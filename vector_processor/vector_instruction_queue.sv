==> flow/design.v <==
typedef enum logic [16-1:0] {
    MTIME_LOW_R     = 16'hbff8,
    MTIME_HIGH_R    = 16'hbffc,
    MTIMECMP_LOW_R  = 16'h4000,
    MTIMECMP_HIGH_R = 16'h4004
} type_mtime_regs_e;
parameter WR_STROB = 512/8;
module viq (
    input  logic                        clk,
    input  logic                        reset,          
    input  logic                        vector_instr_valid,
    input  logic [3-1:0]       instr_seq_i,
    input  logic [32-1:0]         instruction_i,
    input  logic [32-1:0]       operand_rs1_i,
    input  logic [32-1:0]       operand_rs2_i,
    input  logic                        instr_is_vec_i,
    input  logic                        deq_ready,     
    output logic                        deq_valid,      
    output logic [3-1:0]       instr_seq_o,
    output logic [32-1:0]         instruction_o,
    output logic [32-1:0]       operand_rs1_o,
    output logic [32-1:0]       operand_rs2_o,
    output logic                        instr_is_vec_o, do_deq,
    output logic                        viq_full,
    output logic [$clog2(8):0]   num_instr
);
    localparam PTR_W = $clog2(8);
    logic [(3 + 32 + 32 + 32 + 1)-1:0]  fifo [0:8-1];
    logic [PTR_W:0]  write_ptr;
    logic [PTR_W:0]  read_ptr;
    logic [PTR_W-1:0] write_idx;
    logic [PTR_W-1:0] read_idx;
    assign write_idx = write_ptr[PTR_W-1:0];
    assign read_idx  = read_ptr [PTR_W-1:0];
    logic full, empty;
    assign full  = (write_ptr[PTR_W]     != read_ptr[PTR_W]) &&
                   (write_ptr[PTR_W-1:0] == read_ptr[PTR_W-1:0]);
    assign empty = (write_ptr == read_ptr);
    logic [3-1:0] last_enqueued_seq;
    logic seq_is_new;
    assign seq_is_new = (instr_seq_i != last_enqueued_seq);
    logic do_enq;
    assign do_enq = vector_instr_valid && !full && seq_is_new;
    assign do_deq = deq_ready && !empty;
    assign deq_valid = !empty;
    assign viq_full  = full;
    assign num_instr = write_ptr - read_ptr;   
    always_comb begin
        if (!empty && do_deq) begin
            {instr_seq_o,
             instruction_o,
             operand_rs2_o,
             operand_rs1_o,
             instr_is_vec_o} = fifo[read_idx];
        end 
        else begin
            instr_seq_o = 'b0;
            instruction_o = 'b0;
            operand_rs1_o = 'b0;
            operand_rs2_o = 'b0;
            instr_is_vec_o = 'b0;
        end
    end
    always_ff @(posedge clk) begin
        if (!reset) begin
            write_ptr         <= '0;
            read_ptr          <= '0;
            last_enqueued_seq <= '0;
            for (int i = 0; i < 8; i++) begin
                fifo[i] = '0;
            end
        end else begin
            if (do_enq) begin
                fifo[write_idx] <= {instr_seq_i,
                                    instruction_i,
                                    operand_rs2_i,
                                    operand_rs1_i,
                                    instr_is_vec_i};
                write_ptr         <= write_ptr + 1'b1;
                last_enqueued_seq <= instr_seq_i;   
            end
            if (do_deq) begin
                read_ptr <= read_ptr + 1'b1;
            end
        end
    end
endmodule
-- From RTL to reports: viq
What the tools print for viq, step after step.
Lines are those of the file above, counted from 1.
The mark - stands for no value.
- top: viq
- clock input: clk
- cell library: sky130hd
- corner: tt_025C_1v80

-- Elaborated design
Yosys after proc, flatten, opt, wreduce and memory -nomap, before mapping. Print and check cells are not counted. Equal cells are merged and count once.
Memory sizes are those after Yosys's memory passes, which may raise the word count (mostly to a power of two), join words into wider ones and drop unused or constant bits.
- multiply operators at 0
- noted muxes and demuxes: 14
- noted reduce/logical cells: 7
- equality and inequality tests: 4
- div/mod/pow operators at 0
- noted $lt $le $gt $ge: 0
- shift operators: 0
- add/subtract/negate cells: 3
- bitwise logic cells: 0
- operator list (operator ; number):
    two-way mux 100 bit ; 2
    two-way mux 32 bit ; 3
    two-way mux 3 bit ; 5
    adder 4 x 1 -> 4 bit with constant B ; 2
    logical AND 1 bit ; 5
    subtractor 4 bit ; 1
    equality test 4 bit ; 1
    two-way mux 1 bit ; 4
    equality test 3 bit ; 1
    inequality test 3 bit ; 1
    logical NOT 1 bit ; 2
    inequality test 1 bit ; 1
- elaborated cells at 32
- latch bits at 0
- memory bits (read-only): 0
- noted bits in writable memories: 800
- register bits: 11
- memory cells: 1
- memories (name ; words ; bits a word ; RTL line ; RTL):
    fifo ; 8 ; 100 ; 28 ; logic [(3 + 32 + 32 + 32 + 1)-1:0]  fifo [0:8-1];

-- Longest topological paths
Depth = most cells in a row (Yosys ltp): at word level without a register or memory, in the mapped netlist without a sequential cell, where the memories' decode and read muxes count.
- word-level depth at 7
- noted ABC_AREA: 0
- mapped depth: 9

-- After synthesis
Source: synth_stat.txt of the flow (Yosys; design flattened, memories mapped). It holds for the ABC_AREA given above (unset counts as 0); a run with the other value may have another netlist.
- cells by type (type ; number ; total area (um^2)):
    sky130_fd_sc_hd__edfxtp_1 ; 800 ; 2.4E+04
    sky130_fd_sc_hd__mux4_2 ; 200 ; 4504.32
    sky130_fd_sc_hd__nor2_1 ; 712 ; 2.67E+03
    sky130_fd_sc_hd__nor2_4 ; 100 ; 1126.08
    sky130_fd_sc_hd__mux2i_1 ; 105 ; 1.05E+03
    sky130_fd_sc_hd__nand2_1 ; 219 ; 822.038
    sky130_fd_sc_hd__nor2_2 ; 70 ; 437.92
    sky130_fd_sc_hd__buf_6 ; 30 ; 337.824
    sky130_fd_sc_hd__clkbuf_1 ; 79 ; 296.534
    sky130_fd_sc_hd__dfxtp_1 ; 14 ; 280.269
    sky130_fd_sc_hd__buf_12 ; 10 ; 200.192
    sky130_fd_sc_hd__buf_2 ; 39 ; 195.187
    sky130_fd_sc_hd__and2_1 ; 15 ; 93.84
    sky130_fd_sc_hd__buf_1 ; 22 ; 82.579
    sky130_fd_sc_hd__ha_1 ; 5 ; 62.56
    sky130_fd_sc_hd__xnor2_1 ; 7 ; 61.309
    sky130_fd_sc_hd__nor4_1 ; 9 ; 56.304
    sky130_fd_sc_hd__nand3_1 ; 9 ; 45.043
Not listed: further types 18, cells in them 44.
- noted cell count: 2489
- buffers at 181
- mapped flip-flops at 814
- synthesis area at 0.0366189 mm^2

-- Path before layout
Source: OpenSTA report_checks on the synthesized netlist (no wires, ideal clock, input and output delay 20% of the period each), path of least setup slack; recovery checks are left aside. Register names are those of the netlist, which keeps one name where synthesis merged equal registers.
- path kind: input to register
- start point: input port instr_seq_i[1]
- end point: memory fifo[0][0]
- required time: 21.894 ns
- driving pins on the path: 5
- library setup time at 0.706 ns
- time at the first pin: 4.520 ns
- data arrival time at 12.587 ns
- noted path slack: 9.307 ns
- input delay at 4.520 ns
- noted clock period: 22.6 ns
- delay of the path: 8.773 ns
- noted synthesis period reached: 13.293 ns
"delay of the path" = arrival - input delay + setup time.
"driving pins on the path": output pins that drive a net of the path, with the launching flip-flop's if there is one; two outputs of one cell count as two.
"synthesis period reached" is the clock period less the worst setup slack; recovery checks do not enter. This is arithmetic on one report: input and output delays are still those of the set period (20% each).
Between the ends stands the longest chain of elaborated cells between them, by number of cells; it is not shown to be the way that was timed. Of several equally long chains one is given.
Each line given opens the expression or statement behind the cell; cells for indexed reads and writes are added by Yosys, which also makes memories of some case tables.
Only ways into the end's enable, where the timed path ends, are counted here.
- cell sequence: sky130_fd_sc_hd__xnor2_1 sky130_fd_sc_hd__nand3_1 sky130_fd_sc_hd__nand2_1 sky130_fd_sc_hd__buf_1 sky130_fd_sc_hd__o31ai_1
- noted cells in the longest elaborated chain: 4
- elaborated cells on any way between the ends: 6
- source lines of those cells at 4
- RTL lines, path after synthesis (what ; RTL line ; RTL):
    start: declaration ; 12 ; input  logic [3-1:0]       instr_seq_i,
    inequality test 3 bit ; 41 ; assign seq_is_new = (instr_seq_i != last_enqueued_seq);
    logical AND 1 bit ; 43 ; assign do_enq = vector_instr_valid && !full && seq_is_new;
    two-way mux 3 bit ; 73 ; if (do_enq) begin
    two-way mux 3 bit ; 65 ; if (!reset) begin
    end: declaration ; 28 ; logic [(3 + 32 + 32 + 32 + 1)-1:0]  fifo [0:8-1];

-- Worst path after layout
Path of least setup slack in the final report of flow run A (OpenROAD, finished layout, wires in). Where an end is a register, its clock arrival counts in the times.
- path kind: input to output
- start point: input port deq_ready
- end point: output port instruction_o[9]
- input delay at 1.80 ns
- noted path slack: 3.33 ns
- noted clock period: 9.01 ns
- data arrival time at 3.88 ns
- driving pins on the path: 5
- required time: 7.21 ns
- time at the first pin: 1.80 ns
Between the ends stands the longest chain of elaborated cells between them, by number of cells; it is not shown to be the way that was timed. Of several equally long chains one is given.
- cell sequence: sky130_fd_sc_hd__clkdlybuf4s50_1 sky130_fd_sc_hd__o21ai_4 sky130_fd_sc_hd__buf_4 sky130_fd_sc_hd__nor2_1 sky130_fd_sc_hd__clkdlybuf4s50_1
- noted cells in the longest elaborated chain: 3
- elaborated cells on any way between the ends: 3
- source lines of those cells at 2
- RTL lines, path post-layout (what ; RTL line ; RTL):
    start: declaration ; 17 ; input  logic                        deq_ready,
    logical AND 1 bit ; 44 ; assign do_deq = deq_ready && !empty;
    logical AND 1 bit ; 49 ; if (!empty && do_deq) begin
    two-way mux 32 bit ; 49 ;
    end: declaration ; 20 ; output logic [32-1:0]         instruction_o,

Lab notebook: viq

Stored flow runs of viq (2 of them; Yosys, OpenROAD, sky130hd). They differ in their settings and are not a sequence. Constraints: input delay and output delay 20% of the set period each, output load 0.01 pF.
By "period achieved" is meant the clock period of the run minus its worst setup slack. This is arithmetic on one report: input and output delays are still those of the set period (20% each).
"time of the worst setup path" = time allowed to the worst setup path (clock period - input delay - output delay, where it has them) - its slack; a late launch clock adds to it, a late capture clock takes from it.
"total power of the final layout" is the tool's figure for a default switching activity; nothing was simulated.

Flow run A
Settings were period_ns = 9.01; CORE_UTILIZATION = 28; SETUP_SLACK_MARGIN = 2.27; PLACE_DENSITY_LB_ADDON = 0.11; TNS_END_PERCENT = 30; GPL_ROUTABILITY_DRIVEN = 0; CTS_CLUSTER_DIAMETER = 49; SLEW_MARGIN = 15; CAP_MARGIN = 20; CORE_MARGIN = 2
- worst setup slack after layout at 3.332 ns
- area of the die at 0.133689 mm^2
- total negative setup slack: 0.000 ns
- final worst hold slack at 0.477 ns
- noted the chip area in the Yosys report: 0.0366189 mm^2
- noted the total power of the final layout: 10.278 mW
- std-cell area (final layout): 0.0441986 mm^2
- period achieved at 5.678 ns
- time of the worst setup path at 2.07 ns
- critical path kind: input to output

Flow run B
Settings were period_ns = 14.7; CORE_UTILIZATION = 55; PLACE_DENSITY_LB_ADDON = 0.05; CORE_MARGIN = 7; CTS_CLUSTER_DIAMETER = 221; CAP_MARGIN = 20; SLEW_MARGIN = 20
- total negative setup slack: 0.000 ns
- noted the total power of the final layout: 5.573 mW
- time of the worst setup path at 1.83 ns
- critical path kind: input to output
- area of the die at 0.0740003 mm^2
- final worst hold slack at 0.481 ns
- std-cell area (final layout): 0.0418088 mm^2
- worst setup slack after layout at 6.994 ns
- noted the chip area in the Yosys report: 0.0366189 mm^2
- period achieved at 7.706 ns
