==> flow/design.v <==
typedef enum logic [16-1:0] {
    MTIME_LOW_R     = 16'hbff8,
    MTIME_HIGH_R    = 16'hbffc,
    MTIMECMP_LOW_R  = 16'h4000,
    MTIMECMP_HIGH_R = 16'h4004
} type_mtime_regs_e;
parameter WR_STROB = 512/8;
parameter VLMAX = 16 ;
parameter CSR_ADDR = 12;
typedef enum logic [6:0] {
    V_ARITH = 7'h57,
    V_LOAD  = 7'h07,
    V_STORE = 7'h27
} v_opcode_e;
typedef enum logic [5:0] {
    VADD    = 6'b000000,
    VSUB    = 6'b000010,
    VRSUB   = 6'b000011,
    VMINU   = 6'b000100,
    VMIN    = 6'b000101,
    VMAXU   = 6'b000110,
    VMAX    = 6'b000111,
    VAND    = 6'b001001,
    VOR     = 6'b001010,
    VXOR    = 6'b001011,
    VMSEQ   = 6'b011000,
    VMSNE   = 6'b011001,
    VMSLTU  = 6'b011010,
    VMSLT   = 6'b011011,
    VMSLEU  = 6'b011100,
    VMSLE   = 6'b011101,
    VMSGTU  = 6'b011110,
    VMSGT   = 6'b011111,
    VSLL    = 6'b100101,    
    VSRL    = 6'b101000,
    VSRA    = 6'b101001,
    VMV     = 6'b010111,
    VSSRL   = 6'b101010,
    VSSRA   = 6'b101011,
    VNSRL   = 6'b101100,
    VNSRA   = 6'b101101,
    VADC    = 6'b010000,
    VMADC   = 6'b010001,
    VSBC    = 6'b010010,
    VMSBC   = 6'b010011,
    VSMUL   = 6'b100111
} v_func6_vix_e;
typedef enum logic [5:0] {
    VMULHU  = 6'b100100,
    VMUL    = 6'b100101,
    VMULHSU = 6'b100110,
    VMULH   = 6'b100111,
    VMADD   = 6'b101001,
    VNMSUB  = 6'b101011,
    VMACC   = 6'b101101,
    VNMSAC  = 6'b101111,
    VMANDNOT  = 6'b011000,
    VMAND     = 6'b011001,
    VMOR      = 6'b011010,
    VMXOR     = 6'b011011,
    VMORNOT   = 6'b011100,
    VMNAND    = 6'b011101,
    VMNOR     = 6'b011110,
    VMXNOR    = 6'b011111
} v_func6_vx_e;
typedef enum logic [2:0] {
    OPIVV = 3'b000,
    OPIVI = 3'b011,
    OPIVX = 3'b100,
    OPMVV = 3'b010,
    OPMVX = 3'b110,
    CONF  = 3'b111
} v_func3_e;
typedef struct packed {
    logic        ill;
    logic [22:0] reserved;
    logic        vma;
    logic        vta;
    logic [2:0]  vsew;
    logic [2:0]  vlmul;
} csr_vtype_s;
typedef enum logic [2:0] {
  LMUL_1    = 3'b000,
  LMUL_2    = 3'b001,
  LMUL_4    = 3'b010,
  LMUL_8    = 3'b011,
  LMUL_RSVD = 3'b100
} vlmul_e;
typedef enum logic [2:0] {
  EW8    = 3'b000,
  EW16   = 3'b001,
  EW32   = 3'b010,
  EW64   = 3'b011,
  EWRSVD = 3'b1xx
} vew_e;
typedef enum logic [11:0] {
  CSR_VSTART = 12'h008,
  CSR_VTYPE  = 12'hC20,
  CSR_VL     = 12'hC21
} csr_reg_e;
typedef struct packed {
    logic [31:26] func6;
    logic vm;
    logic [24:20] rs2;
    logic [19:15] rs1;
    v_func3_e func3;
    logic [11:7] rd;
    logic [6:0] opcode;
} varith_type_t;
parameter   ADDR_WIDTH = 32;
parameter   DATA_WIDTH = 1024;
parameter   VECTOR_LENGTH = $clog2(1024);
(* keep_hierarchy = "yes" *)
(* DONT_TOUCH = "yes" *)
module multiplier_8 (
    input logic         clk,
    input logic         reset,
    input logic [31:0]  data_in_A,
    input logic [31:0]  data_in_B,
    input logic [1:0]   sew,
    input logic         start,
    input logic         signed_mode,
    output logic        count_0,    
    output logic [7:0]  mult1_A,
    output logic [7:0]  mult1_B,
    output logic [7:0]  mult2_A,
    output logic [7:0]  mult2_B,
    output logic [7:0]  mult3_A,
    output logic [7:0]  mult3_B,
    output logic [7:0]  mult4_A,
    output logic [7:0]  mult4_B,
    output logic [7:0]  mult5_A,
    output logic [7:0]  mult5_B,
    output logic [7:0]  mult6_A,
    output logic [7:0]  mult6_B,
    output logic [7:0]  mult7_A,
    output logic [7:0]  mult7_B,
    output logic [7:0]  mult8_A,
    output logic [7:0]  mult8_B,
    output logic        sign_A0, sign_A1, sign_A2, sign_A3,
    output logic        sign_B0, sign_B1, sign_B2, sign_B3
);   
    logic [7:0] A0, A1, A2, A3;
    logic [7:0] B0, B1, B2, B3;
    logic [7:0] A0_abs, A1_abs, A2_abs, A3_abs;
    logic [7:0] B0_abs, B1_abs, B2_abs, B3_abs;
    logic sew_was_2;
    logic count_0_prev;
    assign A0 = data_in_A[7:0];
    assign A1 = data_in_A[15:8];
    assign A2 = data_in_A[23:16];
    assign A3 = data_in_A[31:24];
    assign B0 = data_in_B[7:0]; 
    assign B1 = data_in_B[15:8];
    assign B2 = data_in_B[23:16];
    assign B3 = data_in_B[31:24];
    assign sign_A0 = A0[7];
    assign sign_A1 = A1[7];
    assign sign_A2 = A2[7];
    assign sign_A3 = A3[7];
    assign sign_B0 = B0[7];
    assign sign_B1 = B1[7];
    assign sign_B2 = B2[7];
    assign sign_B3 = B3[7];
    always_comb begin
        if (signed_mode) begin
            case (sew)
                2'b00: begin  
                    A0_abs = sign_A0 ? (~A0 + 8'd1) : A0;
                    A1_abs = sign_A1 ? (~A1 + 8'd1) : A1;
                    A2_abs = sign_A2 ? (~A2 + 8'd1) : A2;
                    A3_abs = sign_A3 ? (~A3 + 8'd1) : A3;
                    B0_abs = sign_B0 ? (~B0 + 8'd1) : B0;
                    B1_abs = sign_B1 ? (~B1 + 8'd1) : B1;
                    B2_abs = sign_B2 ? (~B2 + 8'd1) : B2;
                    B3_abs = sign_B3 ? (~B3 + 8'd1) : B3;
                end
                2'b01: begin  
                    {A1_abs, A0_abs} = sign_A1 ? (~{A1, A0} + 16'd1) : {A1, A0};
                    {A3_abs, A2_abs} = sign_A3 ? (~{A3, A2} + 16'd1) : {A3, A2};
                    {B1_abs, B0_abs} = sign_B1 ? (~{B1, B0} + 16'd1) : {B1, B0};
                    {B3_abs, B2_abs} = sign_B3 ? (~{B3, B2} + 16'd1) : {B3, B2};
                end
                2'b10: begin  
                    {A3_abs, A2_abs, A1_abs, A0_abs} = sign_A3 ?  (~data_in_A + 32'd1) : data_in_A;
                    {B3_abs, B2_abs, B1_abs, B0_abs} = sign_B3 ?  (~data_in_B + 32'd1) : data_in_B;
                end
                default: begin
                    A0_abs = A0; A1_abs = A1; A2_abs = A2; A3_abs = A3;
                    B0_abs = B0; B1_abs = B1; B2_abs = B2; B3_abs = B3;
                end
            endcase
        end
        else if (!signed_mode) begin
            A0_abs = A0;
            A1_abs = A1;
            A2_abs = A2;
            A3_abs = A3;
            B0_abs = B0;
            B1_abs = B1;
            B2_abs = B2;
            B3_abs = B3;
        end
        else begin
            A0_abs = A0;
            A1_abs = A1;
            A2_abs = A2;
            A3_abs = A3;
            B0_abs = B0;
            B1_abs = B1;
            B2_abs = B2;
            B3_abs = B3;
        end
    end
    logic [1:0] cycle_counter;
    logic [31:0] prev_data_in_A;
    logic [31:0] prev_data_in_B;
    logic new_transaction;
    always_ff @(posedge clk) begin
        if (start && sew == 2'b10) begin 
            count_0 <= 1'b1;
        end else begin 
            count_0 <= 1'b0;
        end
    end
    assign mult1_A = A0_abs;
    assign mult2_A = A1_abs;
    assign mult3_A = (sew == 2'b01 ) ? A0_abs : A2_abs ;
    assign mult4_A = (sew == 2'b01 ) ? A1_abs : A3_abs ;
    assign mult5_A = (sew == 2'b01 ) ? A2_abs : A0_abs ;
    assign mult6_A = (sew == 2'b01 ) ? A3_abs : A1_abs ;
    assign mult7_A = A2_abs;
    assign mult8_A = A3_abs;
    logic [7:0] mux0_out, mux1_out;
    assign mux0_out = count_0 ? B2_abs : B0_abs;
    assign mux1_out = count_0 ? B3_abs : B1_abs;
    assign mult1_B = (sew == 2'b00) ? B0_abs :
                     (sew == 2'b01) ? B0_abs :
                     (sew == 2'b10) ? mux0_out : 8'b0;
    assign mult2_B = (sew == 2'b00) ? B1_abs :
                     (sew == 2'b01) ? B0_abs :
                     (sew == 2'b10) ? mux0_out : 8'b0;
    assign mult3_B = (sew == 2'b00) ? B2_abs :
                     (sew == 2'b01) ? B1_abs :
                     (sew == 2'b10) ? mux0_out : 8'b0;
    assign mult4_B = (sew == 2'b00) ? B3_abs :
                     (sew == 2'b01) ? B1_abs :
                     (sew == 2'b10) ? mux0_out : 8'b0;
    assign mult5_B = (sew == 2'b00) ? B0_abs :
                     (sew == 2'b01) ? B2_abs :
                     (sew == 2'b10) ? mux1_out : 8'b0;
    assign mult6_B = (sew == 2'b00) ? B1_abs :
                     (sew == 2'b01) ? B2_abs :
                     (sew == 2'b10) ? mux1_out : 8'b0;
    assign mult7_B = (sew == 2'b00) ? B2_abs :
                     (sew == 2'b01) ? B3_abs :
                     (sew == 2'b10) ? mux1_out : 8'b0;
    assign mult8_B = (sew == 2'b00) ? B3_abs :
                     (sew == 2'b01) ? B3_abs :
                     (sew == 2'b10) ? mux1_out : 8'b0;
endmodule
# Reports on multiplier_8
# What the tools print for multiplier_8, step after step.
# Line numbers count from 1 in the design file above.
# Library cell names are shortened.
# Not given: n/a
# setup
top_module	multiplier_8
clock	clk
cell_library	sky130hd
corner	tt_025C_1v80

# Elaborated design
# Counts by Yosys on the flattened word-level netlist (proc, flatten, opt, wreduce; memories kept). Register bits leave out memories and registers merged into their read ports (data or address); mux counts leave out enables and synchronous resets folded into registers. Print and check cells are left out. Cells with the same type and inputs are merged into one.
# op_classes
addsub	14
reduce_and_logical	2
equal	2
mux	51
bitwise	14
# op_table
operator	n
8-bit two-way mux	36
8-bit parallel mux with 3-bit select	4
16-bit by 1-bit adder with 16-bit output (second input constant)	4
16-bit NOT	4
32-bit by 1-bit adder with 32-bit output (second input constant)	2
32-bit NOT	2
8-bit by 1-bit adder with 8-bit output (second input constant)	8
8-bit NOT	8
32-bit two-way mux	2
8-bit parallel mux with 2-bit select	4
16-bit two-way mux	4
2-bit by 1-bit == test with 1-bit output (second input constant)	1
2-bit == test (second input constant)	1
2-bit zero test	1
1-bit logical AND	1
1-bit two-way mux	1
# word_totals
inputBits	70
ff_bits	1
elab_cells	84

# Longest topological paths
# Yosys ltp: most cells in a row. Word level: on the elaborated netlist, between registers, memories and ports. Mapped: between sequential cells and ports; inverters and the memories' decode and read muxes count.
# depth
word_depth	9
abc_area	0
mapped_depth	12
depth_no_buf	10

# Netlist
# The flow's flattened synthesis, as Yosys stat reports it; memories are mapped. The netlist is that of the ABC_AREA named above (0 if unset); the other value can give another one.
# Totals and module areas in this step are rounded.
# synth_totals
mapped_area_um2	6320
stdcells	1033
ff_cells	1
buf_cells	101
# types
type	n	area_total_um2
o21ai_0	89	445.427
a21oi_1	83	415.398
mux2i_1	36	360.346
nor2_1	94	352.838
nand2_1	93	349.085
clkbuf_1	68	255.245
inv_1	59	221.462
ha_1	17	212.704
nor3_1	32	160.154
or3_1	24	150.144
a22oi_1	18	135.13
a31oi_1	21	131.376
buf_4	16	120.115
a21o_1	15	112.608
mux2_2	10	112.608
o211ai_1	15	112.608
o221ai_1	11	96.342
nor2b_1	15	93.84
# Other cell types: 66; their cells: 317.

# Worst setup path after synthesis
# Source: OpenSTA report_checks on the synthesized netlist (no wires, ideal clock, input and output delay 20% of the period each), path of least setup slack; recovery checks are left aside. Register names are those of the netlist, which keeps one name where synthesis merged equal registers.
# synth_timing
path_type	input -> output
startpoint	input port data_in_B[7]
endpoint	output port mult7_B[5]
launch_ns	1.128
path_stages	9
t_required_ns	4.512
out_delay_ns	1.128
path_delay_ns	2.369
path_slack_ns	1.015
arrival_ns	3.497
clock_period_ns	5.64
synth_period_reached_ns	4.625
# "path_delay_ns" = arrival - input delay + setup time.
# At an output port there is no setup time.
# "path_stages" counts driving pins, that of a launching flip-flop among them; a cell with two outputs on the path counts twice.
# "synth_period_reached_ns" = period - worst setup slack (recovery checks aside). The figure is calculated, with input and output delays left at 20% of the set period.
# Between the ends stands the longest chain of elaborated cells between them, by number of cells; it is not shown to be the way that was timed. Of several equally long chains one is given.
# Each line given opens the expression or statement behind the cell; cells for indexed reads and writes are added by Yosys, which also makes memories of some case tables.
# synth_via
cell_sequence	buf_6 or4_4 buf_6 or4_4 o31ai_4 mux2i_1 o2111a_2 nor3_2 a221o_1
elab_chain_len	9
cells_between	16
# synth_lines
element	line	source
start: declaration	119	input logic [31:0]  data_in_B,
32-bit NOT	186	{B3_abs, B2_abs, B1_abs, B0_abs} = sign_B3 ?  (~data_in_B + 32'd1) : data_in_B;
32-bit by 1-bit adder with 32-bit output	186
32-bit two-way mux	186
8-bit parallel mux with 2-bit select	167	case (sew)
8-bit two-way mux	166	if (signed_mode) begin
8-bit two-way mux	236	assign mux1_out = count_0 ? B3_abs : B1_abs;
8-bit two-way mux	257	(sew == 2'b10) ? mux1_out : 8'b0;
8-bit two-way mux	256	(sew == 2'b01) ? B3_abs :
8-bit two-way mux	255	assign mult7_B = (sew == 2'b00) ? B2_abs :
end: declaration	137	output logic [7:0]  mult7_B,

# Worst path after layout
# From the final timing report of stored run 2: the path of least setup slack in the routed layout; clock arrival at registers is part of the times.
# layout_timing
path_type	input -> output
startpoint	input port data_in_B[7]
endpoint	output port mult6_B[7]
t_required_ns	5.70
clock_period_ns	7.12
out_delay_ns	1.42
path_slack_ns	0.50
launch_ns	1.42
arrival_ns	5.20
path_stages	11
# Between the ends stands the longest chain of elaborated cells between them, by number of cells; it is not shown to be the way that was timed. Of several equally long chains one is given.
# layout_via
cell_sequence	clkdlybuf4s50_1 or4_4 nor4_4 ha_1 o21ai_0 a22oi_1 o22ai_1 a21oi_1 o221ai_1 a21boi_1 clkdlybuf4s50_1
elab_chain_len	9
cells_between	16
# layout_lines
element	line	source
start: declaration	119	input logic [31:0]  data_in_B,
32-bit NOT	186	{B3_abs, B2_abs, B1_abs, B0_abs} = sign_B3 ?  (~data_in_B + 32'd1) : data_in_B;
32-bit by 1-bit adder with 32-bit output	186
32-bit two-way mux	186
8-bit parallel mux with 2-bit select	167	case (sew)
8-bit two-way mux	166	if (signed_mode) begin
8-bit two-way mux	236	assign mux1_out = count_0 ? B3_abs : B1_abs;
8-bit two-way mux	254	(sew == 2'b10) ? mux1_out : 8'b0;
8-bit two-way mux	253	(sew == 2'b01) ? B2_abs :
8-bit two-way mux	252	assign mult6_B = (sew == 2'b00) ? B1_abs :
end: declaration	135	output logic [7:0]  mult6_B,

# Measured data: module multiplier_8, platform sky130hd, 2 stored runs of the flow under differing settings, order arbitrary. Input and output delays are each 20% of the period that was set; the output load is 0.01 pF.
# "achievedPeriod_ns": clock period set for the run, less the worst setup slack. It is reckoned from that one timing run; input and output delays stay at 20% of the period that was set.
# By "timing.worst_path_ns" is meant the share of the clock period that the worst setup path is allowed (20% is reserved at inputs, 20% at outputs), minus its slack. Clock arrival times at its registers enter into it.
# The results are shown rounded.
# A setting shown as -- is not set for that run.
# Among the results, -- means that no value is shown for the run.
stored run	period_ns	CORE_UTILIZATION	PLACE_DENSITY_LB_ADDON	CORE_MARGIN	CELL_PAD_IN_SITES_GLOBAL_PLACEMENT	GPL_ROUTABILITY_DRIVEN	CTS_CLUSTER_DIAMETER	CAP_MARGIN	MAX_ROUTING_LAYER	SLEW_MARGIN	HOLD_SLACK_MARGIN	CORE_ASPECT_RATIO	CELL_PAD_IN_SITES_DETAIL_PLACEMENT	TNS_END_PERCENT	CTS_CLUSTER_SIZE	MIN_ROUTING_LAYER	post_synth_area_um2	total_die_area_um2	cell_area_final_um2	post_route_util_frac	worst_setup_slack_ns	hold_ws_ns	achievedPeriod_ns	timing.worst_path_ns	critical_path_type
stored run 1	3.62	68	0.1	2	0	0	153	25	met4	20	--	--	--	--	--	--	--	--	--	--	--	--	--	--	--
stored run 2	7.12	59	0.1	2	--	0	231	20	--	20	0.21	1.6	0	60	20	met1	6320	11600	8400	0.807	0.500	2.02	6.620	3.77	input -> output
# Stored run 1: not finished: placement ended with error FLW-0024
